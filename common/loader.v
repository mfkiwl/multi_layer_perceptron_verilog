==> flow/design.v <==
`timescale 1ns/1ps
module loader(
    input clk,
    input reset,
    input run,
    output reg [16:0]sram_addr,
    output reg sram_data_output_en,
    output reg sram_cs_n,
    output reg sram_oe_n,
    output reg sram_we_n,
    output reg [10-1:0] x_wa,
    output reg [10-1:0] t_wa,
    output reg x_we,
    output reg t_we,
    output reg fin
);
    always @(posedge clk)
        if(reset)
        begin
            sram_addr           <= 0;
            sram_data_output_en <= 0;
            sram_cs_n           <= 0;
            sram_we_n           <= 1;
            sram_oe_n           <= 0;
            x_wa                <= 0;
            t_wa                <= 0;
            x_we                <= 0;
            t_we                <= 0;
            fin                 <= 0;
        end
        else if(run && !fin)
        begin
            if(sram_addr == 0)
            begin
                sram_addr <= 17'h0 + 4 * 30 + 30 * 2;
                x_wa      <= 0;
                x_we      <= 1;
                t_wa      <= 0;
                t_we      <= 0;
                fin       <= 0;
            end
            else if(sram_addr < 17'h0 + 4 * 30 + 30 * 2 + 4 - 1)
            begin
                sram_addr <= sram_addr + 1;
                x_wa      <= x_wa + 1;
                x_we      <= 1;
                t_wa      <= 0;
                t_we      <= 0;
                fin       <= 0;
            end
            else if(sram_addr == 17'h0 + 4 * 30 + 30 * 2 + 4 - 1)
            begin
                sram_addr <= 17'h0 + 4 * 30 + 30 * 2 + 4;
                x_wa      <= 0;
                x_we      <= 0;
                t_wa      <= 0;
                t_we      <= 1;
                fin       <= 0; 
            end
            else if(sram_addr < 17'h0 + 4 * 30 + 30 * 2 + 4 + 2 - 1)
            begin
                sram_addr <= sram_addr + 1;
                x_wa      <= 0;
                x_we      <= 0;
                t_wa      <= t_wa + 1;
                t_we      <= 1;
                fin       <= 0;
            end
            else
            begin
                sram_addr <= 0;
                x_wa      <= 0;
                x_we      <= 0;
                t_wa      <= 0;
                t_we      <= 0;
                fin       <= 1;
            end
        end
        else if(run && fin)
        begin
            sram_addr <= 0;
            x_wa      <= 0;
            x_we      <= 0;
            t_wa      <= 0;
            t_we      <= 0;
            fin       <= 1;
        end
        else
        begin
            sram_addr <= 0;
            x_wa      <= 0;
            x_we      <= 0;
            t_wa      <= 0;
            t_we      <= 0;
            fin       <= 0;
        end
endmodule
======== Tool chain data of loader ========
The steps from the RTL of loader to its reports follow in flow order.
Lines are those of the file above, counted from 1.
Cell names lack the library's common part.
Not given: n/a
inputs
  top module .............................. loader
  clock input ............................. clk
  standard-cell library ................... sky130hd
  corner .................................. tt_025C_1v80

======== Word level ========
Source: Yosys, flattened and elaborated, memories not mapped. Widths are those after wreduce. Registers that Yosys merges into a memory's read port (data or address) are not register bits. Print and check cells do not count. Equal cells are merged and count once.
storage and ports
  register bits ........................... 40
  latch bits .............................. 0
  memory bits (writable) .................. 0
  memory bits (read-only) ................. 0
  word width x clocked read ports ......... 0
  memories ................................ 0
  input bits .............................. 3
  output and inout bits ................... 44
operators by class
  add/sub/neg operators ................... 3
  $mul .................................... 0
  div/mod/pow operators ................... 0
  order comparisons ....................... 2
  eq/ne operators ......................... 1
  shift-type cells ........................ 0
  muxes and demuxes ....................... 14
  bitwise logic cells ..................... 3
  reduce/logical cells .................... 9
operator list
  operator                                                                number
  17-bit two-way mux                                                      3
  17-bit by 8-bit less-than comparator with 1-bit output with constant B  2
  10-bit by 1-bit adder with 10-bit output with constant B                2
  17-bit by 1-bit adder with 17-bit output with constant B                1
  17-bit by 8-bit equality test with 1-bit output with constant B         1
  17-bit zero test                                                        1
  1-bit two-way mux                                                       10
  4-bit OR reduction                                                      2
  8-bit two-way mux                                                       1
  6-bit OR reduction                                                      1
  1-bit inverter                                                          3
  3-bit OR reduction                                                      1
  1-bit logical AND                                                       2
  2-bit OR reduction                                                      1
  1-bit zero test                                                         1

======== Depth ========
Depth = most cells in a row (Yosys ltp): at word level without a register or memory, in the mapped netlist without a sequential cell, where the memories' decode and read muxes count.
depth
  depth after elaboration ................. 6
  ABC_AREA ................................ 0
  gate-level depth with buffers ........... 7
  gate-level depth less buffers ........... 5

======== Mapped cells and area ========
The flow's flattened synthesis, as Yosys stat reports it; memories are mapped. The netlist is that of the ABC_AREA named above (0 if unset); the other value can give another one.
mapped netlist
  cell count .............................. 179
  chip area (Yosys) ....................... 1,841.8 um2
  sequential area ......................... 800.8 um2
  mapped flip-flops ....................... 40
  buffer cells ............................ 10
cell types
  cell type  number
  dfxtp_1    40
  xnor2_1    12
  nor3_2     9
  xor2_1     9
  nand3_1    13
  nor3_1     13
  nor4b_2    4
  buf_4      7
  ha_1       4
  nor4_4     2
  nand2_1    10
  inv_1      9
  nor2_1     8
  a2111oi_4  1
  o221ai_1   3
  a211oi_1   3
  buf_12     1
  nand3_2    2
Not listed: further types 22, cells in them 29.

======== Worst setup path after synthesis ========
Path of least setup slack by OpenSTA after synthesis, without wires, with an ideal clock, recovery checks aside; 20% of the period is set as input and as output delay. Where synthesis merged equal registers, the netlist keeps one of their names.
timing path after synthesis
  path type ............................... input port to flip-flop
  start point ............................. in reset
  end point ............................... reg sram_addr[4]
  clock period ............................ 3.32 ns
  input delay ............................. 0.664 ns
  library setup time ...................... 0.084 ns
  launch time at the first pin ............ 0.664 ns
  data arrival time ....................... 1.606 ns
  slack ................................... 1.631 ns
  path delay .............................. 1.026 ns
  stages on the path ...................... 5
  period reached after synthesis .......... 1.689 ns
"path delay" is the arrival time less input delay plus setup time.
"stages on the path": output pins that drive a net of the path, with the launching flip-flop's if there is one; two outputs of one cell count as two.
"period reached after synthesis" = period - worst setup slack (recovery checks aside). The figure is calculated, with input and output delays left at 20% of the set period.
Between the ends stands the longest chain of elaborated cells between them, by number of cells; it is not shown to be the way that was timed. Of several equally long chains one is given.
A line is the first line of the expression or statement that the cell stems from. Yosys adds cells for indexed reads and writes and turns some case tables into memories.
At most two assigning lines are given for a register; there are more.
on the way, after synthesis
  path through ............................ or3b_2 buf_1 nor3_1 o211ai_1 o221ai_1
  cells in the longest elaborated chain ... 1
RTL lines, path after synthesis
  element             line  source
  start, declared     4     input reset,
  2-bit OR reduction  n/a
  end, assigned       35    sram_addr <= 17'h0 + 4 * 30 + 30 * 2;
  end, assigned       44    sram_addr <= sram_addr + 1;
  end, declared       6     output reg [16:0]sram_addr,

======== Worst path after layout ========
Path of least setup slack in the final report of run A (OpenROAD, finished layout, wires in). Where an end is a register, its clock arrival counts in the times.
timing path after layout
  path type ............................... flip-flop to flip-flop
  start point ............................. reg sram_addr[10]
  end point ............................... reg t_wa[1]
  clock period ............................ 2.0 ns
  library setup time ...................... 0.08 ns
  launch time at the first pin ............ 0.36 ns
  data arrival time ....................... 2.13 ns
  slack ................................... 0.15 ns
  stages on the path ...................... 5
Between the ends stands the longest chain of elaborated cells between them, by number of cells; it is not shown to be the way that was timed. Of several equally long chains one is given.
At most two assigning lines are given for a register; there are more.
on the way, after layout
  path through ............................ dfxtp_2 nor4_4 and4b_2 nand4_2 nor3b_1
  cells in the longest elaborated chain ... 3
RTL lines, path after layout
  element                                                 line  source
  start, declared                                         6     output reg [16:0]sram_addr,
  start, assigned                                         35    sram_addr <= 17'h0 + 4 * 30 + 30 * 2;
  start, assigned                                         44    sram_addr <= sram_addr + 1;
  17-bit by 8-bit less-than comparator with 1-bit output  60    else if(sram_addr < 17'h0 + 4 * 30 + 30 * 2 + 4 + 2 - 1)
  1-bit inverter                                          n/a
  6-bit OR reduction                                      n/a
  end, assigned                                           56    t_wa      <= 0;
  end, assigned                                           65    t_wa      <= t_wa + 1;
  end, declared                                           12    output reg [10-1:0] t_wa,

Memo
Re: implementation data of loader

Below are 2 stored runs of the flow (Yosys, OpenROAD; platform sky130hd) on loader, each with its settings and what was measured, unordered. Constraints: input delay and output delay 20% of the set period each, output load 0.01 pF.
"period achieved" = clock period - worst setup slack. The figure is calculated, with input and output delays left at 20% of the set period.

======== run A ========
==> flow/run.sh <==
#!/bin/bash
# the make line also repeats the synthesis and layout settings of config.mk as NAME=value (left out here)
make -C /OpenROAD-flow-scripts/flow DESIGN_CONFIG=/design/flow/config.mk WORK_HOME=/design/flow/orfs CLKGATE_MAP_FILE= finish
==> flow/config.mk <==
export PLATFORM = sky130hd
export DESIGN_NAME = loader
export DESIGN_NICKNAME = loader
export VERILOG_FILES = /design/flow/design.v
export SDC_FILE = /design/flow/constraint.sdc
export NUM_CORES = 4
export LEC_CHECK = 0
export CAP_MARGIN = 25
export CORE_ASPECT_RATIO = 1.29
export CORE_MARGIN = 10
export CORE_UTILIZATION = 66
export CTS_CLUSTER_DIAMETER = 343
export CTS_CLUSTER_SIZE = 68
export GPL_ROUTABILITY_DRIVEN = 1
export GPL_TIMING_DRIVEN = 1
export HOLD_SLACK_MARGIN = 0.03
export PLACE_DENSITY_LB_ADDON = 0.18
export SETUP_SLACK_MARGIN = 0.31
export SLEW_MARGIN = 20
==> flow/constraint.sdc <==
create_clock -name core_clock -period 2.0 [get_ports {clk}]
set_input_delay 0.4000 -clock core_clock [delete_from_list [all_inputs] [get_ports {clk}]]
set_output_delay 0.4000 -clock core_clock [all_outputs]
set_load 0.01 [all_outputs]

-------- measured, run A --------
  chip area after synthesis (Yosys) ....... 1,841.8 um2
  setup TNS ............................... 0.000 ns
  setup slack of the critical path ........ 0.149 ns
  die size ................................ 5,320.8 um2
  period achieved ......................... 1.851 ns
  worst hold slack in the final report .... 0.504 ns
  area of the standard cells in the finished layout .. 2,523.7 um2

======== run B ========
==> flow/run.sh <==
#!/bin/bash
# the make line also repeats the synthesis and layout settings of config.mk as NAME=value (left out here)
make -C /OpenROAD-flow-scripts/flow DESIGN_CONFIG=/design/flow/config.mk WORK_HOME=/design/flow/orfs CLKGATE_MAP_FILE= finish
==> flow/config.mk <==
export PLATFORM = sky130hd
export DESIGN_NAME = loader
export DESIGN_NICKNAME = loader
export VERILOG_FILES = /design/flow/design.v
export SDC_FILE = /design/flow/constraint.sdc
export NUM_CORES = 4
export LEC_CHECK = 0
export CAP_MARGIN = 20
export CORE_MARGIN = 2
export CORE_UTILIZATION = 40
export SETUP_SLACK_MARGIN = 0.47
export SLEW_MARGIN = 20
==> flow/constraint.sdc <==
create_clock -name core_clock -period 2.04 [get_ports {clk}]
set_input_delay 0.4080 -clock core_clock [delete_from_list [all_inputs] [get_ports {clk}]]
set_output_delay 0.4080 -clock core_clock [all_outputs]
set_load 0.01 [all_outputs]

-------- measured, run B --------
  chip area after synthesis (Yosys) ....... 1,841.8 um2
  setup TNS ............................... 0.000 ns
  setup slack of the critical path ........ 0.377 ns
  die size ................................ 5,163.1 um2
  period achieved ......................... 1.663 ns
  worst hold slack in the final report .... 0.476 ns
  area of the standard cells in the finished layout .. 2,750.1 um2
