==> flow/design.v <==
`timescale 1ns/1ps
module controller(
    input clk,
    input reset,
    input [31:0] gpio_in,
    input fin_ld,
    input fin_ff,
    input fin_bp,
    output reg internal_enable,
    output reg run_ld,
    output reg run_ff,
    output reg run_bp,
    output reg [31:0] gpio_out
);
    reg [31:0] gpio_in_reg;
    reg flag_fin_ld, flag_fin_ff, flag_fin_bp;
    always @(posedge clk)
        gpio_in_reg <= gpio_in;
    always @(posedge clk)
        if(reset)
        begin
            flag_fin_ld     <= 0;
            flag_fin_ff     <= 0;
            flag_fin_bp     <= 0;
            run_ld          <= 0;
            run_ff          <= 0;
            run_bp          <= 0;
            internal_enable <= 0;
            gpio_out        <= 32'h10;
        end
        else if(gpio_in_reg == 32'h4)
        begin
            if(!flag_fin_ld)
                if(fin_ld)
                begin
                    run_ld          <= 0;
                    run_ff          <= 1;
                    flag_fin_ld     <= 1;
                    internal_enable <= 1;
                end
                else
                begin
                    run_ld          <= 1;
                    flag_fin_ld     <= 0;
                    internal_enable <= 1;
                end
            else if(!flag_fin_ff)
                if(fin_ff)
                begin
                    run_ff          <= 0;
                    flag_fin_ff     <= 1;
                    internal_enable <= 0;
                    gpio_out        <= 32'hf;
                end
                else
                begin
                    run_ff          <= 1;
                    flag_fin_ff     <= 0;
                    internal_enable <= 1;
                end
        end
        else if(gpio_in_reg == 32'h8)
        begin
            if(!flag_fin_ld)
                if(fin_ld)
                begin
                    run_ld          <= 0;
                    run_ff          <= 1;
                    flag_fin_ld     <= 1;
                    internal_enable <= 1;
                end
                else
                begin
                    run_ld          <= 1;
                    flag_fin_ld     <= 0;
                    internal_enable <= 1;
                end
            else if(!flag_fin_ff)
                if(fin_ff)
                begin
                    run_ff          <= 0;
                    run_bp          <= 1;
                    flag_fin_ff     <= 1;
                    internal_enable <= 1;
                end
                else
                begin
                    run_ff          <= 1;
                    flag_fin_ff     <= 0;
                    internal_enable <= 1;
                end
            else if(!flag_fin_bp)
                if(fin_bp)
                begin
                    run_bp          <= 0;
                    flag_fin_bp     <= 1;
                    internal_enable <= 0;
                    gpio_out        <= 32'hf;
                end
                else
                begin
                    run_bp          <= 1;
                    flag_fin_bp     <= 0;
                    internal_enable <= 1;
                end
        end
        else if(gpio_in_reg == 32'hc)
        begin
            if(!flag_fin_ld)
                if(fin_ld)
                begin
                    run_ld          <= 0;
                    run_bp          <= 1;
                    flag_fin_ld     <= 1;
                    internal_enable <= 1;
                end
                else
                begin
                    run_ld          <= 1;
                    flag_fin_ld     <= 0;
                    internal_enable <= 1;
                end
            else if(!flag_fin_bp)
                if(fin_bp)
                begin
                    run_bp          <= 0;
                    flag_fin_bp     <= 1;
                    internal_enable <= 0;
                    gpio_out        <= 32'hf;
                end
                else
                begin
                    run_bp          <= 1;
                    flag_fin_bp     <= 0;
                    internal_enable <= 1;
                end
        end
        else
        begin
            run_ld          <= 0;
            run_ff          <= 0;
            run_bp          <= 0;
            gpio_out        <= 32'h10;
            internal_enable <= 0;
            flag_fin_ld     <= 0;
            flag_fin_ff     <= 0;
            flag_fin_bp     <= 0;
        end
endmodule
### Tool chain data of controller

What the tools print for controller, step after step.
Line numbers count from 1 in the design file above.
Operators: Yosys type, input widths -> output width; for muxes data width and select width s.
A cell with - has no value.

| design | value |
|---|---|
| top module | controller |
| clock input | clk |
| cell library | sky130hd |
| library corner | tt_025C_1v80 |

### Elaborated design

Source: Yosys, flattened and elaborated, memories not mapped. Widths are those after wreduce. Registers that Yosys merges into a memory's read port (data or address) are not register bits. Print and check cells do not count. Equal cells are merged and count once.

| word-level totals | value |
|---|---|
| input port bits | 37 |
| output and inout port bits | 36 |
| cells after elaboration | 85 |
| bits in read-only memories | 0 |
| memories | 0 |
| RAM bits | 0 |
| register bits | 71 |
| latch bits | 0 |
| clocked read ports x word width | 0 |

| operators by class | value |
|---|---|
| add/subtract/negate cells | 0 |
| shifts and indexed selects | 0 |
| divide/modulo/power cells | 0 |
| eq/ne operators | 14 |
| muxes and demuxes | 58 |
| bitwise logic cells | 1 |
| multiply operators | 0 |
| reductions and logical operators | 3 |
| magnitude comparators | 0 |

Operators with widths:

| kind | number |
|---|---|
| $mux 32 | 11 |
| $eq 32x4->1 const B | 2 |
| $mux 1 | 47 |
| $eq 32x3->1 const B | 1 |
| $ne 3x3->1 const B | 5 |
| $ne 2x2->1 const B | 6 |
| $reduce_and 4->1 | 2 |
| $reduce_and 6->1 | 1 |
| $not 1->1 | 1 |

### Depth

Yosys ltp: most cells in a row. Word level: on the elaborated netlist, between registers, memories and ports. Mapped: between sequential cells and ports; inverters and the memories' decode and read muxes count.

| logic depth | value |
|---|---|
| word-level depth | 6 |
| ABC_AREA | 0 |
| depth in mapped cells | 6 |

### Synthesis result

Source: synth_stat.txt of the flow (Yosys; design flattened, memories mapped). It holds for the ABC_AREA given above (unset counts as 0); a run with the other value may have another netlist.
Totals and module areas in this step are rounded.

Cell types:

| cell type | number | area in all (sq um) |
|---|---|---|
| sky130_fd_sc_hd__dfxtp_1 | 71 | 1.42E+03 |
| sky130_fd_sc_hd__and2_1 | 27 | 168.912 |
| sky130_fd_sc_hd__nor4_1 | 8 | 50.048 |
| sky130_fd_sc_hd__a21oi_1 | 6 | 30.029 |
| sky130_fd_sc_hd__nor2_1 | 8 | 30.029 |
| sky130_fd_sc_hd__o21a_1 | 4 | 30.029 |
| sky130_fd_sc_hd__nand2_1 | 7 | 26.275 |
| sky130_fd_sc_hd__nand2b_1 | 4 | 25.024 |
| sky130_fd_sc_hd__o21ai_0 | 5 | 25.024 |
| sky130_fd_sc_hd__buf_6 | 2 | 22.522 |
| sky130_fd_sc_hd__a21boi_4 | 1 | 18.768 |
| sky130_fd_sc_hd__a31oi_1 | 2 | 12.512 |
| sky130_fd_sc_hd__nand4_1 | 2 | 12.512 |
| sky130_fd_sc_hd__nor2b_1 | 2 | 12.512 |
| sky130_fd_sc_hd__clkbuf_1 | 3 | 11.261 |
| sky130_fd_sc_hd__inv_1 | 3 | 11.261 |
| sky130_fd_sc_hd__nor3_2 | 1 | 10.01 |
| sky130_fd_sc_hd__a2bb2oi_1 | 1 | 8.758 |

Other cell types: 9; their cells: 9.

| mapped netlist | value |
|---|---|
| mapped cells | 166 |
| buffer cells | 5 |
| flip-flops | 71 |
| cell area after synthesis | 1990 sq um |

### Worst setup path after synthesis

OpenSTA on the mapped netlist: ideal clock, no wires. The path of least setup slack (recovery checks aside). Input and output delay are each 20% of the period. Register names are those of the netlist, which keeps one name where synthesis merged equal registers.

| timing path post-synthesis | value |
|---|---|
| kind | register to register |
| start | register gpio_in_reg[6] |
| end | register gpio_out[4] |
| library setup time | 153 ps |
| setup slack | 50 ps |
| path delay | 1540 ps |
| buffers on the path | 0 |
| clock period | 1590 ps |
| stages on the path | 5 |
| arrival time | 1387 ps |
| launch time at the first pin | 0 ps |
| synthesis period reached | 1540 ps |

"path delay" is the arrival time less input delay plus setup time.
"stages on the path" counts driving pins, that of a launching flip-flop among them; a cell with two outputs on the path counts twice.
"synthesis period reached" = period - worst setup slack (recovery checks aside). The figure is calculated, with input and output delays left at 20% of the set period.
Between the ends stands the longest chain of elaborated cells between them, by number of cells; it is not shown to be the way that was timed. Of several equally long chains one is given.
Each line given opens the expression or statement behind the cell; cells for indexed reads and writes are added by Yosys, which also makes memories of some case tables.
A register here has more assigning lines than the two given.

| between the ends, post-synthesis | value |
|---|---|
| path through | sky130_fd_sc_hd__dfxtp_1 -> sky130_fd_sc_hd__nor4_1 -> sky130_fd_sc_hd__nand4_1 -> sky130_fd_sc_hd__nor4_1 -> sky130_fd_sc_hd__o21ai_0 |
| cells in the longest elaborated chain | 4 |
| elaborated cells on any way between the ends | 13 |
| RTL lines with such cells | 3 |
| classes of those cells | eq/ne (9); mux (3); reduce/logical (1) |

Ends and longest elaborated chain, post-synthesis:

| element | RTL line | text |
|---|---|---|
| start: declaration | 15 | `reg [31:0] gpio_in_reg;` |
| start: assignment | 18 | `gpio_in_reg <= gpio_in;` |
| $eq 32x4->1 | 107 | `else if(gpio_in_reg == 32'hc)` |
| $mux 32 | 107 |  |
| $mux 32 | 62 | `else if(gpio_in_reg == 32'h8)` |
| $mux 32 | 31 | `else if(gpio_in_reg == 32'h4)` |
| end: assignment | 29 | `gpio_out        <= 32'h10;` |
| end: assignment | 53 | `gpio_out        <= 32'hf;` |
| end: declaration | 13 | `output reg [31:0] gpio_out` |

### Path in the finished layout

Path of least setup slack in the final report of run 1 (OpenROAD, finished layout, wires in). Where an end is a register, its clock arrival counts in the times.
The path's times are printed in steps of 10 ps; the period is the one set.

| timing path post-layout | value |
|---|---|
| kind | register to register |
| start | register gpio_in_reg[6] |
| end | register gpio_out[14] |
| clock period | 3040 ps |
| arrival time | 2220 ps |
| stages on the path | 6 |
| setup slack | 1100 ps |
| launch time at the first pin | 330 ps |
| buffers on the path | 0 |
| library setup time | 50 ps |

Between the ends stands the longest chain of elaborated cells between them, by number of cells; it is not shown to be the way that was timed. Of several equally long chains one is given.
A register here has more assigning lines than the two given.

| between the ends, post-layout | value |
|---|---|
| path through | sky130_fd_sc_hd__dfxtp_1 -> sky130_fd_sc_hd__nor4_1 -> sky130_fd_sc_hd__nand4_1 -> sky130_fd_sc_hd__nor3_2 -> sky130_fd_sc_hd__a21boi_4 -> sky130_fd_sc_hd__and2_1 |
| cells in the longest elaborated chain | 4 |
| elaborated cells on any way between the ends | 13 |
| RTL lines with such cells | 3 |
| classes of those cells | eq/ne (9); mux (3); reduce/logical (1) |

Ends and longest elaborated chain, post-layout:

| element | RTL line | text |
|---|---|---|
| start: declaration | 15 | `reg [31:0] gpio_in_reg;` |
| start: assignment | 18 | `gpio_in_reg <= gpio_in;` |
| $eq 32x4->1 | 107 | `else if(gpio_in_reg == 32'hc)` |
| $mux 32 | 107 |  |
| $mux 32 | 62 | `else if(gpio_in_reg == 32'h8)` |
| $mux 32 | 31 | `else if(gpio_in_reg == 32'h4)` |
| end: assignment | 29 | `gpio_out        <= 32'h10;` |
| end: assignment | 53 | `gpio_out        <= 32'hf;` |
| end: declaration | 13 | `output reg [31:0] gpio_out` |

## Implementation results

controller through Yosys and OpenROAD on sky130hd: 2 stored runs, unordered, with their settings and measured results. The constraints put input and output delay at 20% of the set period each and load the outputs with 0.01 pF.
By "clock period reached" is meant the clock period of the run minus its worst setup slack. This is arithmetic on one report: input and output delays are still those of the set period (20% each).
"allowed time less slack (worst setup path)" is the time allowed to the run's worst setup path (the clock period less input and output delay, where it has them) less its slack. Clock arrival times count: a late capture clock shortens it, a late launch clock lengthens it.
"total power after layout": no workload was simulated; the value follows from the tool's default switching activity.
"allowed time less slack (worst setup path)" is given in steps of 10 ps.
Values from the reports are rounded here.

#### Run 1

| setting | value |
|---|---|
| period_ns | `3.04` |
| CORE_UTILIZATION | `39` |
| PLACE_DENSITY_LB_ADDON | `0.0` |
| CORE_ASPECT_RATIO | `1.84` |
| CELL_PAD_IN_SITES_GLOBAL_PLACEMENT | `3` |
| CTS_CLUSTER_SIZE | `100` |
| MAX_ROUTING_LAYER | `met4` |
| CAP_MARGIN | `20` |
| CORE_MARGIN | `2` |
| SLEW_MARGIN | `20` |

| result | value |
|---|---|
| cell area after synthesis | 1990 sq um |
| utilization of the finished layout | 0.601 |
| total power after layout | 1.84 mW |
| allowed time less slack (worst setup path) | 1940 ps |
| worst setup path kind | register to register |
| area inside the die boundary | 5730 sq um |
| standard-cell area after routing | 2970 sq um |
| post-route setup TNS | 0 ps |
| clock period reached | 1943 ps |
| post-route worst hold slack | 462 ps |
| setup slack of the worst path | 1100 ps |

#### Run 2

| setting | value |
|---|---|
| period_ns | `1.66` |
| CORE_UTILIZATION | `33` |
| SETUP_SLACK_MARGIN | `-0.1` |
| PLACE_DENSITY_LB_ADDON | `0.19` |
| CORE_MARGIN | `9` |
| TNS_END_PERCENT | `35` |
| ABC_AREA | `1` |
| CTS_CLUSTER_SIZE | `59` |
| CTS_CLUSTER_DIAMETER | `115` |
| MAX_ROUTING_LAYER | `met4` |
| CAP_MARGIN | `20` |
| SLEW_MARGIN | `20` |

| result | value |
|---|---|
| cell area after synthesis | 2580 sq um |
| utilization of the finished layout | 0.497 |
| total power after layout | 3.24 mW |
| allowed time less slack (worst setup path) | 1620 ps |
| worst setup path kind | register to register |
| area inside the die boundary | 11300 sq um |
| standard-cell area after routing | 3680 sq um |
| post-route setup TNS | 0 ps |
| clock period reached | 1616 ps |
| post-route worst hold slack | 440 ps |
| setup slack of the worst path | 44 ps |
