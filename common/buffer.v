==> flow/design.v <==
`timescale 1ns/1ps
module buffer#(
    parameter ADDR_WIDTH = 8,  
    parameter WORD_NUM = 196,  
    parameter WORD_WIDTH = 8   
    )(
    input clk,
    input reset,
    input we,
    input [ADDR_WIDTH-1:0] ra,  
    input [ADDR_WIDTH-1:0] wa,  
    input [WORD_WIDTH-1:0] d,   
    output [WORD_WIDTH-1:0] q   
    );
    integer i;
    reg [WORD_WIDTH-1:0] ram[0:WORD_NUM-1];
    reg we_reg;
    reg [ADDR_WIDTH-1:0] wa_reg;
    reg [WORD_WIDTH-1:0] d_reg;
    assign q = ram[ra];
    always @(posedge clk)
    begin
        we_reg <= we;
        wa_reg <= wa;
        d_reg  <= d;
    end
    always @(posedge clk)
        if(reset)
            for(i = 0; i < WORD_NUM; i = i + 1)
                ram[i] <= 8'b00000000;
        else if(we_reg)
            ram[wa_reg] <= d_reg;
endmodule
# [Step by step through the tools: buffer]
# What the tools print for buffer, step after step.
# Lines are those of the file above, counted from 1.
# Operators: Yosys type, input widths -> output width; for muxes data width and select width s.
# The mark n/a stands for no value.
[inputs] design="buffer" clk_port="clk" lib="sky130hd" lib_corner="tt_025C_1v80"

# [After elaboration]
# Yosys after proc, flatten, opt, wreduce and memory -nomap, before mapping. Enables and synchronous resets that opt folds into registers are not counted as muxes. Memory bits, and registers merged into a memory's read port (data or address), are not among the register bits. Print and check cells are not counted. Equal cells are merged and count once.
# Yosys's memory passes give these memory sizes; they may raise the number of words (mostly to a power of two), join words into wider ones and drop unused or constant bits.
[classes] logic=0 n_div=0 n_addsub=0 reduce_and_logical=0 mux=7 n_eq=0 shifts=0 multipliers=0 compare=0
[op_table] op="$mux 8" n=4
[op_table] op="$mux 1" n=3
[bits] ram_bits=2048 latch_bits=0 ff_bits=17 output_inout_bits=8 memories=1 rom_bits=0 wordCells=11 input_bits=27
[memory_table] name="ram" size=256 width=8 line_no=16 rtl="reg [WORD_WIDTH-1:0] ram[0:WORD_NUM-1];"

# [Depth]
# Longest topological path by Yosys (ltp), each cell counted once; first at word level (registers and memories cut), then after technology mapping (sequential cells cut; the memories' decode and read muxes count).
[depth] word_depth=2 abc_area=1 depth_mapped=15 ltp_nobuf=11

# [After synthesis]
# Yosys stat after the flow's synthesis: flattened, memories mapped to cells. It holds for the ABC_AREA given above (unset counts as 0); a run with the other value may have another netlist.
[types] cell="sky130_fd_sc_hd__edfxtp_1" n=2048 type_area_um2=6.15E+04
[types] cell="sky130_fd_sc_hd__nand3_1" n=2018 type_area_um2=1.01E+04
[types] cell="sky130_fd_sc_hd__nand2_1" n=2502 type_area_um2=9.39E+03
[types] cell="sky130_fd_sc_hd__nor2_1" n=1659 type_area_um2=6.23E+03
[types] cell="sky130_fd_sc_hd__buf_2" n=296 type_area_um2=1.48E+03
[types] cell="sky130_fd_sc_hd__clkbuf_1" n=303 type_area_um2=1.14E+03
[types] cell="sky130_fd_sc_hd__dfxtp_1" n=17 type_area_um2=340.326
[types] cell="sky130_fd_sc_hd__buf_1" n=51 type_area_um2=191.434
[types] cell="sky130_fd_sc_hd__inv_2" n=33 type_area_um2=123.869
[types] cell="sky130_fd_sc_hd__inv_1" n=19 type_area_um2=71.318
[types] cell="sky130_fd_sc_hd__nor2_2" n=9 type_area_um2=56.304
[types] cell="sky130_fd_sc_hd__buf_4" n=5 type_area_um2=37.536
[types] cell="sky130_fd_sc_hd__buf_6" n=1 type_area_um2=11.261
[types] cell="sky130_fd_sc_hd__nor3_2" n=1 type_area_um2=10.01
[types] cell="sky130_fd_sc_hd__nand2_2" n=1 type_area_um2=6.256
[types] cell="sky130_fd_sc_hd__or2_1" n=1 type_area_um2=6.256
[types] cell="sky130_fd_sc_hd__nor3_1" n=1 type_area_um2=5.005
[mapped] buf_cells=656 mapped_area_um2=90695.7 ffs=2065 mapped_cells=8965

# [Worst setup path after synthesis]
# Source: OpenSTA report_checks on the synthesized netlist (no wires, ideal clock, input and output delay 20% of the period each), path of least setup slack; recovery checks are left aside. Register names are those of the netlist, which keeps one name where synthesis merged equal registers.
[synth_timing] path_kind="input port to output port" from="in ra[2]" to="out q[3]" slack_ns=0.458 arrival_ns=1.910 path_stages=12 path_buffers=3 input_delay_ns=0.592 path_delay_ns=1.318 launch_ns=0.592 period_ns=2.96 synth_period_reached_ns=2.502
# "path_delay_ns" = arrival - input delay + setup time.
# At an output port there is no setup time.
# "path_stages": output pins that drive a net of the path, with the launching flip-flop's if there is one; two outputs of one cell count as two.
# "synth_period_reached_ns" is the clock period less the worst setup slack; recovery checks do not enter. This is arithmetic on one report: input and output delays are still those of the set period (20% each).
# Between the ends stands the longest chain of elaborated cells between them, by number of cells; it is not shown to be the way that was timed. Of several equally long chains one is given.
# Each line given opens the expression or statement behind the cell; cells for indexed reads and writes are added by Yosys, which also makes memories of some case tables.
# The chain passes a memory read, where the word-level depth is cut; so it can be longer than that depth.
[synth_between] path_cell_list="sky130_fd_sc_hd__buf_2 -> sky130_fd_sc_hd__inv_1 -> sky130_fd_sc_hd__clkbuf_1 -> sky130_fd_sc_hd__clkbuf_1 -> sky130_fd_sc_hd__nand3_1 -> sky130_fd_sc_hd__nand3_1 -> sky130_fd_sc_hd__nand3_1 -> sky130_fd_sc_hd__nand3_1 -> sky130_fd_sc_hd__nand3_1 -> sky130_fd_sc_hd__nand2_1 -> sky130_fd_sc_hd__nand2_1 -> sky130_fd_sc_hd__nand2_1" elab_chain_len=1 cone_cells=1 lines_between=1
[synth_lines] item="start: declaration" line_no=10 rtl="input [ADDR_WIDTH-1:0] ra,"
[synth_lines] item="$mem_v2 256x8" line_no=16 rtl="reg [WORD_WIDTH-1:0] ram[0:WORD_NUM-1];"
[synth_lines] item="end: declaration" line_no=13 rtl="output [WORD_WIDTH-1:0] q"

# [Timing after layout]
# Path of least setup slack in the final report of run 1 (OpenROAD, finished layout, wires in). Where an end is a register, its clock arrival counts in the times.
[layout_timing] path_kind="input port to output port" from="in ra[0]" to="out q[0]" path_buffers=8 input_delay_ns=0.62 slack_ns=-0.51 period_ns=3.09 path_stages=19 arrival_ns=2.98 launch_ns=0.62
# Between the ends stands the longest chain of elaborated cells between them, by number of cells; it is not shown to be the way that was timed. Of several equally long chains one is given.
# The chain passes a memory read, where the word-level depth is cut; so it can be longer than that depth.
[layout_between] path_cell_list="sky130_fd_sc_hd__buf_16 -> sky130_fd_sc_hd__clkinv_16 -> sky130_fd_sc_hd__buf_16 -> sky130_fd_sc_hd__buf_16 -> sky130_fd_sc_hd__buf_12 -> sky130_fd_sc_hd__buf_4 -> sky130_fd_sc_hd__nand2_1 -> sky130_fd_sc_hd__nand3_1 -> sky130_fd_sc_hd__nand3_2 -> sky130_fd_sc_hd__nand3_2 -> sky130_fd_sc_hd__nand3_2 -> sky130_fd_sc_hd__nand3_2 -> sky130_fd_sc_hd__nand3_2 -> sky130_fd_sc_hd__buf_6 -> sky130_fd_sc_hd__nand2_2 -> sky130_fd_sc_hd__nand2_4 -> sky130_fd_sc_hd__nand2_8 -> sky130_fd_sc_hd__buf_12 -> sky130_fd_sc_hd__buf_4" elab_chain_len=1 cone_cells=1 lines_between=1
[layout_lines] item="start: declaration" line_no=10 rtl="input [ADDR_WIDTH-1:0] ra,"
[layout_lines] item="$mem_v2 256x8" line_no=16 rtl="reg [WORD_WIDTH-1:0] ram[0:WORD_NUM-1];"
[layout_lines] item="end: declaration" line_no=13 rtl="output [WORD_WIDTH-1:0] q"

FLOW RESULTS
============

Measured data: module buffer, platform sky130hd, 2 stored runs of the flow under differing settings, order arbitrary. Input and output delays are each 20% of the period that was set; the output load is 0.01 pF.
"achieved clock period" is the run's clock period less its worst setup slack. It is reckoned from that one timing run; input and output delays stay at 20% of the period that was set.
"worst setup path time" means the part of the period allowed to the worst setup path (the constraints hold back 20% at inputs and 20% at outputs) less its slack; where the path has registers, the arrival times of their clocks count too.
By "power" is meant OpenSTA's value without simulated activity: inputs other than the clock are taken to toggle once in ten clock periods, and the tool carries that through the logic.
[run 1] settings: period_ns=3.09, CORE_UTILIZATION=21, PLACE_DENSITY_LB_ADDON=0.22, CORE_MARGIN=8, CELL_PAD_IN_SITES_GLOBAL_PLACEMENT=3, TNS_END_PERCENT=75, ABC_AREA=1, MIN_ROUTING_LAYER=met1, CAP_MARGIN=20, SLEW_MARGIN=20
[run 1] result: chip area after synthesis (Yosys) 90695.7 um^2, die area 453171.0 um^2, standard-cell area of the final layout 119052.0 um^2, utilization 27.6%, worst setup slack after layout -0.507 ns, total negative slack -3.581 ns, worst hold slack 0.170 ns, power 68741 uW, achieved clock period 3.597 ns, worst setup path time 2.36 ns, worst setup path kind input port to output port
[run 2] settings: period_ns=3.93, CORE_UTILIZATION=43, SETUP_SLACK_MARGIN=0.87, PLACE_DENSITY_LB_ADDON=0.2, CORE_ASPECT_RATIO=0.8, CELL_PAD_IN_SITES_GLOBAL_PLACEMENT=2, CTS_CLUSTER_DIAMETER=358, MAX_ROUTING_LAYER=met4, CAP_MARGIN=20, CORE_MARGIN=2, SLEW_MARGIN=20
[run 2] result: chip area after synthesis (Yosys) 91858.1 um^2, die area 217361.0 um^2, standard-cell area of the final layout 109322.0 um^2, utilization 51.6%, worst setup slack after layout -0.270 ns, total negative slack -1.474 ns, worst hold slack 0.364 ns, power 48471 uW, achieved clock period 4.200 ns, worst setup path time 2.63 ns, worst setup path kind input port to output port
